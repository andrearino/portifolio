==> flow/design.v <==
module Mux_Display (SEG_A, SEG_B, SEG_C, SEG_D, SEG_E, SEG_F, SEG_G, EN_1, EN_2, EN_3, EN_4,
						  DISPLAY_S0, DISPLAY_S1, DISPLAY_M0, DISPLAY_M1, DISPLAY_H0, DISPLAY_H1, EN_S0, EN_S1, EN_M0, EN_M1, EN_H0, EN_H1,
						  S_HM, CLK_IN);
	input			[6:0]	DISPLAY_S0;
	input			[6:0]	DISPLAY_S1;
	input			[6:0]	DISPLAY_M0;
	input			[6:0]	DISPLAY_M1;
	input			[6:0]	DISPLAY_H0;
	input			[6:0]	DISPLAY_H1;
	input 				S_HM;
	input 				CLK_IN;
	input 				EN_S0;
	input 				EN_S1;
	input 				EN_M0;
	input 				EN_M1;
	input 				EN_H0;
	input 				EN_H1;
	output reg			SEG_A, SEG_B, SEG_C, SEG_D, SEG_E, SEG_F, SEG_G;
	output reg			EN_1, EN_2, EN_3, EN_4;
	reg	[1:0]	count = 0;
	always @ (posedge CLK_IN)
	begin
		if(~S_HM)
			begin
				if(count == 2'd0)
					begin
						EN_1 <= EN_S0;
						EN_2 <= 1;
						EN_3 <= 1;
						EN_4 <= 1;
						SEG_A	<= DISPLAY_S0[0];
						SEG_B	<= DISPLAY_S0[1];
						SEG_C	<= DISPLAY_S0[2];
						SEG_D	<= DISPLAY_S0[3];
						SEG_E	<= DISPLAY_S0[4];
						SEG_F	<= DISPLAY_S0[5];
						SEG_G	<= DISPLAY_S0[6];
						count <= count + 1;
					end
				else if(count == 2'd1)
					begin
						EN_1 <= 1;
						EN_2 <= EN_S1;
						EN_3 <= 1;
						EN_4 <= 1;
						SEG_A	<= DISPLAY_S1[0];
						SEG_B	<= DISPLAY_S1[1];
						SEG_C	<= DISPLAY_S1[2];
						SEG_D	<= DISPLAY_S1[3];
						SEG_E	<= DISPLAY_S1[4];
						SEG_F	<= DISPLAY_S1[5];
						SEG_G	<= DISPLAY_S1[6];
						count <= 0;
					end
			end
		else if(S_HM)
			begin
				if(count == 2'd0)
					begin
						EN_1 <= EN_M0;
						EN_2 <= 1;
						EN_3 <= 1;
						EN_4 <= 1;
						SEG_A	<= DISPLAY_M0[0];
						SEG_B	<= DISPLAY_M0[1];
						SEG_C	<= DISPLAY_M0[2];
						SEG_D	<= DISPLAY_M0[3];
						SEG_E	<= DISPLAY_M0[4];
						SEG_F	<= DISPLAY_M0[5];
						SEG_G	<= DISPLAY_M0[6];
						count <= count + 1;
					end
				else if(count == 2'd1)
					begin
						EN_1 <= 1;
						EN_2 <= EN_M1;
						EN_3 <= 1;
						EN_4 <= 1;
						SEG_A	<= DISPLAY_M1[0];
						SEG_B	<= DISPLAY_M1[1];
						SEG_C	<= DISPLAY_M1[2];
						SEG_D	<= DISPLAY_M1[3];
						SEG_E	<= DISPLAY_M1[4];
						SEG_F	<= DISPLAY_M1[5];
						SEG_G	<= DISPLAY_M1[6];
						count <= count + 1;
					end
				else if(count == 2'd2)
					begin
						EN_1 <= 1;
						EN_2 <= 1;
						EN_3 <= EN_H0;
						EN_4 <= 1;
						SEG_A	<= DISPLAY_H0[0];
						SEG_B	<= DISPLAY_H0[1];
						SEG_C	<= DISPLAY_H0[2];
						SEG_D	<= DISPLAY_H0[3];
						SEG_E	<= DISPLAY_H0[4];
						SEG_F	<= DISPLAY_H0[5];
						SEG_G	<= DISPLAY_H0[6];
						count <= count + 1;
					end
				else if(count == 2'd3)
					begin
						EN_1 <= 1;
						EN_2 <= 1;
						EN_3 <= 1;
						EN_4 <= EN_H1;
						SEG_A	<= DISPLAY_H1[0];
						SEG_B	<= DISPLAY_H1[1];
						SEG_C	<= DISPLAY_H1[2];
						SEG_D	<= DISPLAY_H1[3];
						SEG_E	<= DISPLAY_H1[4];
						SEG_F	<= DISPLAY_H1[5];
						SEG_G	<= DISPLAY_H1[6];
						count <= 0;
					end					
			end		
	end
	endmodule
Step by step through the tools: Mux_Display
The steps from the RTL of Mux_Display to its reports follow in flow order.
Lines are those of the file above, counted from 1.
Cell names lack the library's common part.
A cell with - has no value.
Inputs
  design top: Mux_Display
  clock input: CLK_IN
  cell library: sky130hd
  timing corner: tt_025C_1v80

Word level
Source: Yosys, flattened and elaborated, memories not mapped. Widths are those after wreduce. Registers that Yosys merges into a memory's read port (data or address) are not register bits. Print and check cells do not count. Equal cells are merged and count once.
Cells by class
  reductions and logical operators: 4
  add/subtract/negate cells: 1
  multiplexer cells: 78
  equality and inequality tests: 3
Operators by type and width (count)
  2-to-1 mux 1 bit: 71
  2-to-1 mux 2 bit: 7
  == test 2 bit with constant B: 2
  nonzero test 4 bit: 1
  nonzero test 3 bit: 1
  adder 2 x 1 -> 2 bit with constant B: 1
  == test 2 x 1 -> 1 bit with constant B: 1
  logical NOT 2 bit: 1
  AND reduction 2 bit: 1
Storage and ports
  output and inout bits: 11
  input bits: 50
  bits in registers: 13
  elaborated cells: 98

Longest topological paths
Yosys ltp: most cells in a row. Word level: on the elaborated netlist, between registers, memories and ports. Mapped: between sequential cells and ports; inverters and the memories' decode and read muxes count.
Logic depth
  depth in word-level cells: 6
  ABC_AREA: 0
  depth in mapped cells: 6
  gate-level depth less buffers: 5

After synthesis
The flow's flattened synthesis, as Yosys stat reports it; memories are mapped. The netlist is that of the ABC_AREA named above (0 if unset); the other value can give another one.
The area totals of this step are shown rounded.
Cells by type
  edfxtp_1: count 13, total area 390.374 um^2
  mux2_2: count 10, total area 112.608 um^2
  mux2i_1: count 8, total area 80.077 um^2
  ha_1: count 5, total area 62.56 um^2
  mux2_4: count 4, total area 60.058 um^2
  a22oi_1: count 6, total area 45.043 um^2
  o21ai_0: count 4, total area 20.019 um^2
  buf_2: count 3, total area 15.014 um^2
  o21ai_1: count 3, total area 15.014 um^2
  nand2b_4: count 1, total area 13.763 um^2
  a22oi_2: count 1, total area 12.512 um^2
  nand2b_1: count 2, total area 12.512 um^2
  buf_6: count 1, total area 11.261 um^2
  nor2_4: count 1, total area 11.261 um^2
  or4b_1: count 1, total area 10.01 um^2
  a21o_2: count 1, total area 8.758 um^2
  o32ai_1: count 1, total area 8.758 um^2
  inv_1: count 2, total area 7.507 um^2
Not listed: further types 4, cells in them 5.
Mapped netlist
  cells in the netlist: 72
  sequential part of the area: 0.0003904 mm^2
  chip area (Yosys): 0.0009246 mm^2
  mapped flip-flops: 13

Worst setup path after synthesis
Path of least setup slack by OpenSTA after synthesis, without wires, with an ideal clock, recovery checks aside; 20% of the period is set as input and as output delay. Where synthesis merged equal registers, the netlist keeps one of their names.
Path post-synthesis
  path type: register -> register
  from: register count[0]
  to: register EN_1
  data required time: 2.718 ns
  launch time at the first pin: 0.000 ns
  delay of the path: 1.706 ns
  data arrival time: 1.364 ns
  path buffers: 1
  stages: 6
  clock period: 3.06 ns
  setup slack: 1.354 ns
  period reached after synthesis: 1.706 ns
"delay of the path" = arrival - input delay + setup time.
"stages" counts driving pins, that of a launching flip-flop among them; a cell with two outputs on the path counts twice.
"period reached after synthesis" = period - worst setup slack (recovery checks aside). The figure is calculated, with input and output delays left at 20% of the set period.
The rows between start and end are the longest chain of elaborated cells between them; the timing report does not say that the signal goes this way. Where chains are equally long, one stands for them.
A line is the first line of the expression or statement that the cell stems from. Yosys adds cells for indexed reads and writes and turns some case tables into memories.
A register here has more assigning lines than the two given.
Only ways into the end's enable, where the timed path ends, are counted here.
Between the ends, post-synthesis
  cells stage by stage: edfxtp_1 -> inv_1 -> ha_1 -> buf_2 -> o32ai_1 -> nand2b_1
  length of the longest elaborated chain: 3
  elaborated cells on any way between the ends: 7
  classes of those cells: eq/ne (3); reduce/logical (4)
RTL lines, path post-synthesis
  start: declaration: RTL line 20  | reg [1:0] count = 0;
  start: assignment: RTL line 38  | count <= count + 1;
  start: assignment: RTL line 71  | count <= count + 1;
  logical NOT 2 bit: RTL line 58  | if(count == 2'd0)
  nonzero test 4 bit
  AND reduction 2 bit
  end: assignment: RTL line 42  | EN_1 <= 1;
  end: assignment: RTL line 60  | EN_1 <= EN_M0;
  end: declaration: RTL line 19  | output reg EN_1, EN_2, EN_3, EN_4;

Path in the finished layout
From the final timing report of run 2: the path of least setup slack in the routed layout; clock arrival at registers is part of the times.
Path post-layout
  path type: register -> register
  from: register count[0]
  to: register SEG_G
  path buffers: 0
  launch time at the first pin: 0.27 ns
  setup slack: 0.36 ns
  data arrival time: 1.93 ns
  stages: 6
  clock period: 2.27 ns
  data required time: 2.29 ns
The rows between start and end are the longest chain of elaborated cells between them; the timing report does not say that the signal goes this way. Where chains are equally long, one stands for them.
A register here has more assigning lines than the two given.
Ways into the end's enable are left out, as the timed path ends at the data pin.
Between the ends, post-layout
  cells stage by stage: edfxtp_1 -> inv_1 -> ha_1 -> mux2_2 -> mux2i_1 -> o21ai_1
  length of the longest elaborated chain: 6
  elaborated cells on any way between the ends: 11
  classes of those cells: eq/ne (3); mux (7); reduce/logical (1)
RTL lines, path post-layout
  start: declaration: RTL line 20  | reg [1:0] count = 0;
  start: assignment: RTL line 38  | count <= count + 1;
  start: assignment: RTL line 71  | count <= count + 1;
  == test 2 bit: RTL line 103  | else if(count == 2'd3)
  2-to-1 mux 1 bit: RTL line 103
  2-to-1 mux 1 bit: RTL line 88  | else if(count == 2'd2)
  2-to-1 mux 1 bit: RTL line 73  | else if(count == 2'd1)
  2-to-1 mux 1 bit: RTL line 58  | if(count == 2'd0)
  2-to-1 mux 1 bit: RTL line 23  | if(~S_HM)
  end: assignment: RTL line 37  | SEG_G <= DISPLAY_S0[6];
  end: assignment: RTL line 52  | SEG_G <= DISPLAY_S1[6];
  end: declaration: RTL line 18  | output reg SEG_A, SEG_B, SEG_C, SEG_D, SEG_E, SEG_F, SEG_G;

Stored flow runs of Mux_Display (2 of them; Yosys, OpenROAD, sky130hd). They differ in their settings and are not a sequence. Constraints: input delay and output delay 20% of the set period each, output load 0.01 pF.
"achieved clock period" is the run's clock period less its worst setup slack. It is reckoned from that one timing run; input and output delays stay at 20% of the period that was set.
"time on the worst setup path": the worst setup path's part of the clock period (all of it between registers, 20% less for each end at a port) less its slack. A launch clock that arrives late makes it longer, a capture clock that arrives late makes it shorter.
"total power after layout" rests on the timing tool's default activity at the inputs, not on a simulated workload.
The measured numbers are rounded.

==> run 1: settings <==
{ "period_ns": 1.54, "CORE_UTILIZATION": 72, "PLACE_DENSITY_LB_ADDON": 0.13, "CORE_ASPECT_RATIO": 0.84, "CORE_MARGIN": 3, "CELL_PAD_IN_SITES_GLOBAL_PLACEMENT": 2, "GPL_ROUTABILITY_DRIVEN": 0, "SLEW_MARGIN": 30, "CAP_MARGIN": 20 }
==> run 1: results <==
stopped before the end: placement reported FLW-0024

==> run 2: settings <==
{ "period_ns": 2.27, "CAP_MARGIN": 20, "CORE_MARGIN": 2, "CORE_UTILIZATION": 40, "SLEW_MARGIN": 20 }
==> run 2: results <==
total power after layout: 1.541 mW
lowest setup slack: 0.363 ns
standard-cell area after routing: 0.001595 mm^2
achieved clock period: 1.907 ns
synthesis area: 0.0009246 mm^2
post-route worst hold slack: 0.850 ns
utilization after routing: 72.8 %
sum of negative setup slack: 0.000 ns
time on the worst setup path: 1.91 ns
type of the worst setup path: register -> register
full die area: 0.002712 mm^2
