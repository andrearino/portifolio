==> flow/design.v <==
module Prescaler (clk_in, rst, clk_1kHz, clk_100Hz, clk_10Hz, clk_1Hz, clk_c);
parameter main_clock = 50_000_000;
parameter custom_clock = 2_5000;
reg [31:0] count_1kHz  	= 0;
reg [31:0] count_100Hz  = 0;
reg [31:0] count_10Hz  	= 0;
reg [31:0] count_1Hz		= 0;
reg [31:0] count_c		= 0;
input clk_in;					
input rst;						
output reg clk_1kHz;       
output reg clk_100Hz;      
output reg clk_10Hz;       
output reg clk_1Hz;        
output reg clk_c;          
always @(posedge clk_in)
	begin
		if (~rst)
			begin
				count_1kHz <= 0;
				count_100Hz <= 0;
				count_10Hz <= 0;
				count_1Hz <= 0;
				count_c <= 0;
			end
		else if (count_1kHz == (main_clock/1000/2)-1)
			begin
				clk_1kHz = ~clk_1kHz;
				count_1kHz <= 0;
			end
		else if (count_100Hz == (main_clock/100/2)-1)
			begin
				clk_100Hz = ~clk_100Hz;
				count_100Hz <= 0;
			end
		else if (count_10Hz == (main_clock/10/2)-1)
			begin
				clk_10Hz = ~clk_10Hz;
				count_10Hz <= 0;
			end
		else if (count_1Hz == (main_clock/2)-1)
			begin
				clk_1Hz = ~clk_1Hz;
				count_1Hz <= 0;
			end
		else if (count_c == (main_clock/custom_clock/2)-1)
			begin
				clk_c = ~clk_c;
				count_c <= 0;
			end
		else
			begin
				count_1kHz <= count_1kHz + 1;
				count_100Hz <= count_100Hz + 1;
				count_10Hz <= count_10Hz + 1;
				count_1Hz <= count_1Hz + 1;
				count_c <= count_c + 1;
			end
	end	
endmodule
* Reports on Prescaler
Tool output for the design above, in the order of the flow.
Line numbers count from 1 in the design file above.
Cell names lack the library's common part.
The mark n/a stands for no value.
- Top module :: Prescaler
- Clock input :: clk_in
- Library :: sky130hd
- Library corner :: tt_025C_1v80

* Word level
Yosys after proc, flatten, opt, wreduce and memory -nomap, before mapping. Memory bits, and registers merged into a memory's read port (data or address), are not among the register bits. Print and check cells are not counted. Equal cells are merged and count once.
- Bits in registers :: 165
- Output and inout port bits :: 5
- Elaborated cells :: 58
- Add/subtract/negate cells :: 5
- Equality and inequality tests :: 11
- Muxes and demuxes :: 10
- Bitwise logic cells :: 11
- Reduce/logical cells :: 11
** Operators with widths (number)
- 32-bit 2-to-1 mux :: 10
- 32-bit by 1-bit adder with 32-bit output with constant B :: 5
- 32-bit by 10-bit equality test with 1-bit output with constant B :: 1
- 32-bit by 15-bit equality test with 1-bit output with constant B :: 1
- 32-bit by 18-bit equality test with 1-bit output with constant B :: 1
- 32-bit by 22-bit equality test with 1-bit output with constant B :: 1
- 32-bit by 25-bit equality test with 1-bit output with constant B :: 1
- 4-bit AND reduction :: 6
- 2-bit != test with constant B :: 6
- 1-bit NOT :: 11
- 6-bit AND reduction :: 1
- 5-bit AND reduction :: 1
- 3-bit AND reduction :: 1
- 2-bit AND reduction :: 1
- 2-bit OR reduction :: 1

* Logic depth
Depth = most cells in a row (Yosys ltp): at word level without a register or memory, in the mapped netlist without a sequential cell, where the memories' decode and read muxes count.
- Depth in word-level cells :: 5
- ABC_AREA :: 0
- Gate-level depth with buffers :: 11

* Synthesis result
Source: synth_stat.txt of the flow (Yosys; design flattened, memories mapped). It holds for the ABC_AREA given above (unset counts as 0); a run with the other value may have another netlist.
The area totals of this step are shown rounded.
- Cells in the netlist :: 1165
- Mapped area :: 9514 um^2
- Flip-flop cells :: 165
** Cell types (number)
- dfxtp_1 :: 160
- or4_1 :: 83
- a21oi_1 :: 118
- o31ai_1 :: 59
- nand2_1 :: 106
- nand4_1 :: 63
- nand3_1 :: 62
- nor4_1 :: 38
- o21ai_0 :: 47
- or3_1 :: 37
- and3_1 :: 33
- nor2_1 :: 41
- edfxtp_1 :: 5
- and4_1 :: 17
- clkbuf_1 :: 36
- mux2i_1 :: 13
- buf_6 :: 11
- nor3_1 :: 22
Not listed: further types 56, cells in them 214.

* Timing after synthesis
Path of least setup slack by OpenSTA after synthesis, without wires, with an ideal clock, recovery checks aside; 20% of the period is set as input and as output delay. Where synthesis merged equal registers, the netlist keeps one of their names.
- Path type :: register to register
- From :: register count_c[0]
- To :: register count_1Hz[26]
- Period :: 4.73 ns
- Time at the first pin :: 0.000 ns
- Arrival time :: 2.260 ns
- Data required time :: 4.615 ns
- Setup slack :: 2.355 ns
- Delay of the path :: 2.375 ns
- Stages :: 11
- Buffers on the path :: 3
- Synthesis period reached :: 2.375 ns
"delay of the path" = arrival - input delay + setup time.
"stages" counts driving pins, that of a launching flip-flop among them; a cell with two outputs on the path counts twice.
"synthesis period reached" is the clock period less the worst setup slack; recovery checks do not enter. This is arithmetic on one report: input and output delays are still those of the set period (20% each).
Between the ends stands the longest chain of elaborated cells between them, by number of cells; it is not shown to be the way that was timed. Of several equally long chains one is given.
Each line given opens the expression or statement behind the cell; cells for indexed reads and writes are added by Yosys, which also makes memories of some case tables.
A register here has more assigning lines than the two given.
- Path through :: dfxtp_1 -> ha_1 -> and4bb_2 -> nand4_1 -> or4_1 -> buf_2 -> o2111ai_4 -> buf_6 -> buf_6 -> nor4_1 -> o21a_1
- Length of the longest elaborated chain :: 3
- Elaborated cells between the ends (all ways) :: 5
- RTL lines with such cells :: 2
- Those cells by class :: eq/ne: 2; mux: 2; reduce/logical: 1
** RTL lines, path after synthesis
- start, declared :: line 8 : reg [31:0] count_c = 0;
- start, assigned :: line 24 : count_c <= 0;
- start, assigned :: line 57 : count_c <= count_c + 1;
- 32-bit by 10-bit equality test with 1-bit output :: line 46 : else if (count_c == (main_clock/custom_clock/2)-1)
- 32-bit 2-to-1 mux :: line 46
- 32-bit 2-to-1 mux :: line 41 : else if (count_1Hz == (main_clock/2)-1)
- end, assigned :: line 44 : count_1Hz <= 0;
- end, assigned :: line 56 : count_1Hz <= count_1Hz + 1;
- end, declared :: line 7 : reg [31:0] count_1Hz = 0;

* Path in the finished layout
From the final timing report of run 2: the path of least setup slack in the routed layout; clock arrival at registers is part of the times.
- Path type :: register to register
- From :: register count_1kHz[0]
- To :: register count_c[7]
- Period :: 4.44 ns
- Time at the first pin :: 0.44 ns
- Arrival time :: 3.81 ns
- Data required time :: 4.80 ns
- Setup slack :: 1.00 ns
- Stages :: 9
- Buffers on the path :: 1
Between the ends stands the longest chain of elaborated cells between them, by number of cells; it is not shown to be the way that was timed. Of several equally long chains one is given.
A register here has more assigning lines than the two given.
- Path through :: dfxtp_1 -> ha_1 -> nor4b_1 -> and4_1 -> nand2_1 -> nand3_2 -> buf_4 -> or4_1 -> a21oi_1
- Length of the longest elaborated chain :: 3
- Elaborated cells between the ends (all ways) :: 3
- RTL lines with such cells :: 1
- Those cells by class :: eq/ne: 1; logic: 1; reduce/logical: 1
** RTL lines, path post-layout
- start, declared :: line 4 : reg [31:0] count_1kHz = 0;
- start, assigned :: line 20 : count_1kHz <= 0;
- start, assigned :: line 53 : count_1kHz <= count_1kHz + 1;
- 32-bit by 15-bit equality test with 1-bit output :: line 26 : else if (count_1kHz == (main_clock/1000/2)-1)
- 1-bit NOT
- 4-bit AND reduction
- end, assigned :: line 24 : count_c <= 0;
- end, assigned :: line 57 : count_c <= count_c + 1;
- end, declared :: line 8 : reg [31:0] count_c = 0;

--- measured runs ---
Record of 2 stored runs of the RTL-to-layout flow on Prescaler, platform sky130hd. The runs are unordered. Constraints: input delay and output delay 20% of the set period each, output load 0.01 pF.
By "overall power" is meant OpenSTA's value without simulated activity: inputs other than the clock are taken to toggle once in ten clock periods, and the tool carries that through the logic.
The measured numbers are rounded.

** Run 1
- Settings :: period_ns=3.62; CORE_UTILIZATION=57; SETUP_SLACK_MARGIN=0.83; PLACE_DENSITY=0.44; CORE_MARGIN=8; CELL_PAD_IN_SITES_GLOBAL_PLACEMENT=3; GPL_TIMING_DRIVEN=0; GPL_ROUTABILITY_DRIVEN=0; MIN_ROUTING_LAYER=met2; MAX_ROUTING_LAYER=met5; CAP_MARGIN=20; SLEW_MARGIN=20
- Outcome :: no results, placement failed with GPL-0301

** Run 2
- Settings :: period_ns=4.44; CORE_UTILIZATION=31; SETUP_SLACK_MARGIN=0.35; PLACE_DENSITY_LB_ADDON=0.2; TNS_END_PERCENT=80; GPL_TIMING_DRIVEN=1; CTS_CLUSTER_SIZE=31; SLEW_MARGIN=10; MIN_ROUTING_LAYER=met1; CAP_MARGIN=20; CORE_MARGIN=2
- Area of the synthesized netlist :: 9514 um^2
- Total die area :: 32110 um^2
- Std-cell area (final layout) :: 10350 um^2
- Utilization after routing :: 34.0%
- Worst setup slack after layout :: 0.996 ns
- Summed negative setup slack :: 0.000 ns
- Worst hold slack after layout :: 0.478 ns
- Overall power :: 0.003084 W
--- end ---
